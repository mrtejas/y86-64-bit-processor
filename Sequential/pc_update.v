==> flow/design.v <==
module pc_update(clk, icode, cnd, PC_new, valC, valM, valP);
input [3:0] icode;
input cnd,clk;
input [63:0] valC, valM, valP;
output reg [63:0] PC_new;
always@(posedge clk)
begin
    case(icode)
        4'b0000: PC_new <= 0;
        4'b0001: PC_new <= valP;
        4'b0010: PC_new <= valP;
        4'b0011: PC_new <= valP;
        4'b0100: PC_new <= valP;
        4'b0101: PC_new <= valP;
        4'b0110: PC_new <= valP;
        4'b0111: PC_new <= (cnd==1) ? valC:valP;
        4'b1000: PC_new <= valC;
        4'b1001: PC_new <= valM;
        4'b1010: PC_new <= valP;
        4'b1011: PC_new <= valP;
    endcase
end
endmodule
From RTL to reports: pc_update
The steps from the RTL of pc_update to its reports follow in flow order.
Lines are those of the file above, counted from 1.
Operators carry their Yosys type and port widths (W data, S select, Z words).
{"block": "design", "design": "pc_update", "clock": "clk", "library": "sky130hd", "corner": "tt_025C_1v80"}

Elaborated design
Source: Yosys, flattened and elaborated, memories not mapped. Widths are those after wreduce. Registers that Yosys merges into a memory's read port (data or address) are not register bits. Print and check cells do not count. Equal cells are merged and count once.
{"block": "op_classes", "eq_ne": 11, "muxes": 2, "reduce_and_logical": 3}
{"block": "ops", "op": "$pmux W64 S5", "n": 1}
{"block": "ops", "op": "$mux W64", "n": 1}
{"block": "ops", "op": "$eq A4 B3 Y1 const B", "n": 4}
{"block": "ops", "op": "$eq A4 B4 Y1 const B", "n": 4}
{"block": "ops", "op": "$eq A4 B2 Y1 const B", "n": 2}
{"block": "ops", "op": "$reduce_or A8 Y1", "n": 1}
{"block": "ops", "op": "$reduce_bool A5 Y1", "n": 1}
{"block": "ops", "op": "$eq A4 B1 Y1 const B", "n": 1}
{"block": "ops", "op": "$logic_not A4 Y1", "n": 1}
{"block": "bits", "regBits": 64, "in_bits": 198, "out_inout_bits": 64}

Logic depth
Longest topological path by Yosys (ltp), each cell counted once; first at word level (registers and memories cut), then after technology mapping (sequential cells cut; the memories' decode and read muxes count).
{"block": "logic_depth", "depth_word": 3, "ABC_AREA": 1, "depth_mapped": 8, "ltp_nobuf": 7}

After synthesis
Source: synth_stat.txt of the flow (Yosys; design flattened, memories mapped). It holds for the ABC_AREA given above (unset counts as 0); a run with the other value may have another netlist.
{"block": "mapped", "stdcells": 765, "area_mm2": 0.0048084, "seqArea_mm2": 0.0019218, "flip_flops": 64, "buffers": 45}
{"block": "by_type", "cell": "sky130_fd_sc_hd__edfxtp_1", "n": 64, "area_total_um2": 1.92E+03}
{"block": "by_type", "cell": "sky130_fd_sc_hd__nand2_1", "n": 452, "area_total_um2": 1.7E+03}
{"block": "by_type", "cell": "sky130_fd_sc_hd__nand3_1", "n": 130, "area_total_um2": 650.624}
{"block": "by_type", "cell": "sky130_fd_sc_hd__inv_1", "n": 66, "area_total_um2": 247.738}
{"block": "by_type", "cell": "sky130_fd_sc_hd__buf_2", "n": 26, "area_total_um2": 130.125}
{"block": "by_type", "cell": "sky130_fd_sc_hd__buf_4", "n": 12, "area_total_um2": 90.086}
{"block": "by_type", "cell": "sky130_fd_sc_hd__clkbuf_1", "n": 6, "area_total_um2": 22.522}
{"block": "by_type", "cell": "sky130_fd_sc_hd__nor2_4", "n": 1, "area_total_um2": 11.261}
{"block": "by_type", "cell": "sky130_fd_sc_hd__inv_2", "n": 2, "area_total_um2": 7.507}
{"block": "by_type", "cell": "sky130_fd_sc_hd__nor2_1", "n": 2, "area_total_um2": 7.507}
{"block": "by_type", "cell": "sky130_fd_sc_hd__and2_1", "n": 1, "area_total_um2": 6.256}
{"block": "by_type", "cell": "sky130_fd_sc_hd__nand2_2", "n": 1, "area_total_um2": 6.256}
{"block": "by_type", "cell": "sky130_fd_sc_hd__nor2_2", "n": 1, "area_total_um2": 6.256}
{"block": "by_type", "cell": "sky130_fd_sc_hd__buf_1", "n": 1, "area_total_um2": 3.754}

Path before layout
Path of least setup slack by OpenSTA after synthesis, without wires, with an ideal clock, recovery checks aside; 20% of the period is set as input and as output delay. Where synthesis merged equal registers, the netlist keeps one of their names.
{"block": "synth_path", "path_type": "input port to flip-flop", "from": "input port icode[3]", "to": "register PC_new[0]", "period_ns": 2.3, "setup_time_ns": 0.424, "launch_ns": 0.460, "arrival_time_ns": 1.820, "required_time_ns": 1.876, "slack_ns": 0.056, "delay_ns": 1.784, "path_stages": 1, "path_buffers": 0, "period_less_setup_slack_ns": 2.244}
"delay_ns" is the arrival time less input delay plus setup time.
"path_stages": output pins that drive a net of the path, with the launching flip-flop's if there is one; two outputs of one cell count as two.
"period_less_setup_slack_ns" is the clock period less the worst setup slack; recovery checks do not enter. This is arithmetic on one report: input and output delays are still those of the set period (20% each).
Between the ends stands the longest chain of elaborated cells between them, by number of cells; it is not shown to be the way that was timed. Of several equally long chains one is given.
A line is the first line of the expression or statement that the cell stems from. Yosys adds cells for indexed reads and writes and turns some case tables into memories.
A register here has more assigning lines than the two given.
Only ways into the end's enable, where the timed path ends, are counted here.
{"block": "synth_via", "cell_sequence": "sky130_fd_sc_hd__nand2_1", "elab_chain_len": 3}
{"block": "synth_lines", "item": "start: declaration", "line_no": 2, "text": "input [3:0] icode;"}
{"block": "synth_lines", "item": "$eq A4 B4 Y1", "line_no": 8, "text": "case(icode)"}
{"block": "synth_lines", "item": "$reduce_or A8 Y1"}
{"block": "synth_lines", "item": "$reduce_bool A5 Y1"}
{"block": "synth_lines", "item": "end: assignment", "line_no": 10, "text": "4'b0001: PC_new <= valP;"}
{"block": "synth_lines", "item": "end: assignment", "line_no": 11, "text": "4'b0010: PC_new <= valP;"}
{"block": "synth_lines", "item": "end: declaration", "line_no": 5, "text": "output reg [63:0] PC_new;"}

Timing after layout
From the final timing report of job 1: the path of least setup slack in the routed layout; clock arrival at registers is part of the times.
{"block": "layout_path", "path_type": "input port to flip-flop", "from": "input port icode[1]", "to": "register PC_new[14]", "period_ns": 3.8, "setup_time_ns": 0.15, "launch_ns": 0.76, "arrival_time_ns": 2.44, "required_time_ns": 3.98, "slack_ns": 1.54, "path_stages": 7, "path_buffers": 2}
Between the ends stands the longest chain of elaborated cells between them, by number of cells; it is not shown to be the way that was timed. Of several equally long chains one is given.
A register here has more assigning lines than the two given.
Ways into the end's enable are left out, as the timed path ends at the data pin.
{"block": "layout_via", "cell_sequence": "sky130_fd_sc_hd__clkdlybuf4s50_1 -> sky130_fd_sc_hd__nor2_2 -> sky130_fd_sc_hd__buf_2 -> sky130_fd_sc_hd__nand3_1 -> sky130_fd_sc_hd__nand2_1 -> sky130_fd_sc_hd__inv_1 -> sky130_fd_sc_hd__nand3_1", "elab_chain_len": 3}
{"block": "layout_lines", "item": "start: declaration", "line_no": 2, "text": "input [3:0] icode;"}
{"block": "layout_lines", "item": "$eq A4 B4 Y1", "line_no": 8, "text": "case(icode)"}
{"block": "layout_lines", "item": "$reduce_or A8 Y1"}
{"block": "layout_lines", "item": "$pmux W64 S5", "line_no": 8}
{"block": "layout_lines", "item": "end: assignment", "line_no": 10, "text": "4'b0001: PC_new <= valP;"}
{"block": "layout_lines", "item": "end: assignment", "line_no": 11, "text": "4'b0010: PC_new <= valP;"}
{"block": "layout_lines", "item": "end: declaration", "line_no": 5, "text": "output reg [63:0] PC_new;"}

==> runs of pc_update <==
pc_update through Yosys and OpenROAD on sky130hd: 2 stored runs, unordered, with their settings and measured results. The constraints put input and output delay at 20% of the set period each and load the outputs with 0.01 pF.
"timing.achieved_period_ns": clock period set for the run, less the worst setup slack. It is reckoned from that one timing run; input and output delays stay at 20% of the period that was set.
By "critical_path_time_ns" is meant the share of the clock period that the worst setup path is allowed (20% is reserved at inputs, 20% at outputs), minus its slack. Clock arrival times at its registers enter into it.
"power_uw" rests on the timing tool's default activity at the inputs, not on a simulated workload.

Job 1
==> flow/run.sh <==
#!/bin/bash
# the make line also repeats the synthesis and layout settings of config.mk as NAME=value (left out here)
make -C /OpenROAD-flow-scripts/flow DESIGN_CONFIG=/design/flow/config.mk WORK_HOME=/design/flow/orfs CLKGATE_MAP_FILE= finish
==> flow/config.mk <==
export PLATFORM = sky130hd
export DESIGN_NAME = pc_update
export DESIGN_NICKNAME = pc_update
export VERILOG_FILES = /design/flow/design.v
export SDC_FILE = /design/flow/constraint.sdc
export NUM_CORES = 4
export LEC_CHECK = 0
export ABC_AREA = 1
export CAP_MARGIN = 10
export CORE_MARGIN = 2
export CORE_UTILIZATION = 27
export GPL_ROUTABILITY_DRIVEN = 1
export GPL_TIMING_DRIVEN = 0
export HOLD_SLACK_MARGIN = -0.01
export MAX_ROUTING_LAYER = met5
export MIN_ROUTING_LAYER = met1
export PLACE_DENSITY = 0.85
export SETUP_SLACK_MARGIN = 0.86
export SLEW_MARGIN = 0
export TNS_END_PERCENT = 20
==> flow/constraint.sdc <==
create_clock -name core_clock -period 3.8 [get_ports {clk}]
set_input_delay 0.7600 -clock core_clock [delete_from_list [all_inputs] [get_ports {clk}]]
set_output_delay 0.7600 -clock core_clock [all_outputs]
set_load 0.01 [all_outputs]

==> results of job 1, as JSON <==
{
  "power_uw": 2469,
  "yosys.chip_area_mm2": 0.0048084,
  "holdWs_ns": 1.091,
  "worst_setup_slack_ns": 1.538,
  "final_die_area_mm2": 0.0188925,
  "fin_util_pct": 46.2,
  "total_negative_slack_ns": 0.000,
  "timing.achieved_period_ns": 2.262,
  "critical_path_time_ns": 1.50,
  "critical_path_type": "input port to flip-flop",
  "finish.stdcell_area_mm2": 0.0080177
}

Job 2
==> flow/run.sh <==
#!/bin/bash
# the make line also repeats the synthesis and layout settings of config.mk as NAME=value (left out here)
make -C /OpenROAD-flow-scripts/flow DESIGN_CONFIG=/design/flow/config.mk WORK_HOME=/design/flow/orfs CLKGATE_MAP_FILE= finish
==> flow/config.mk <==
export PLATFORM = sky130hd
export DESIGN_NAME = pc_update
export DESIGN_NICKNAME = pc_update
export VERILOG_FILES = /design/flow/design.v
export SDC_FILE = /design/flow/constraint.sdc
export NUM_CORES = 4
export LEC_CHECK = 0
export CAP_MARGIN = 20
export CORE_MARGIN = 8
export CORE_UTILIZATION = 16
export GPL_ROUTABILITY_DRIVEN = 1
export GPL_TIMING_DRIVEN = 0
export PLACE_DENSITY_LB_ADDON = 0.13
export SETUP_SLACK_MARGIN = 0.92
export SLEW_MARGIN = 20
==> flow/constraint.sdc <==
create_clock -name core_clock -period 3.22 [get_ports {clk}]
set_input_delay 0.6440 -clock core_clock [delete_from_list [all_inputs] [get_ports {clk}]]
set_output_delay 0.6440 -clock core_clock [all_outputs]
set_load 0.01 [all_outputs]

==> results of job 2, as JSON <==
{
  "power_uw": 2986,
  "yosys.chip_area_mm2": 0.0047596,
  "holdWs_ns": 1.046,
  "worst_setup_slack_ns": 1.008,
  "final_die_area_mm2": 0.0355228,
  "fin_util_pct": 27.7,
  "total_negative_slack_ns": 0.000,
  "timing.achieved_period_ns": 2.212,
  "critical_path_time_ns": 1.57,
  "critical_path_type": "input port to flip-flop",
  "finish.stdcell_area_mm2": 0.0081728
}
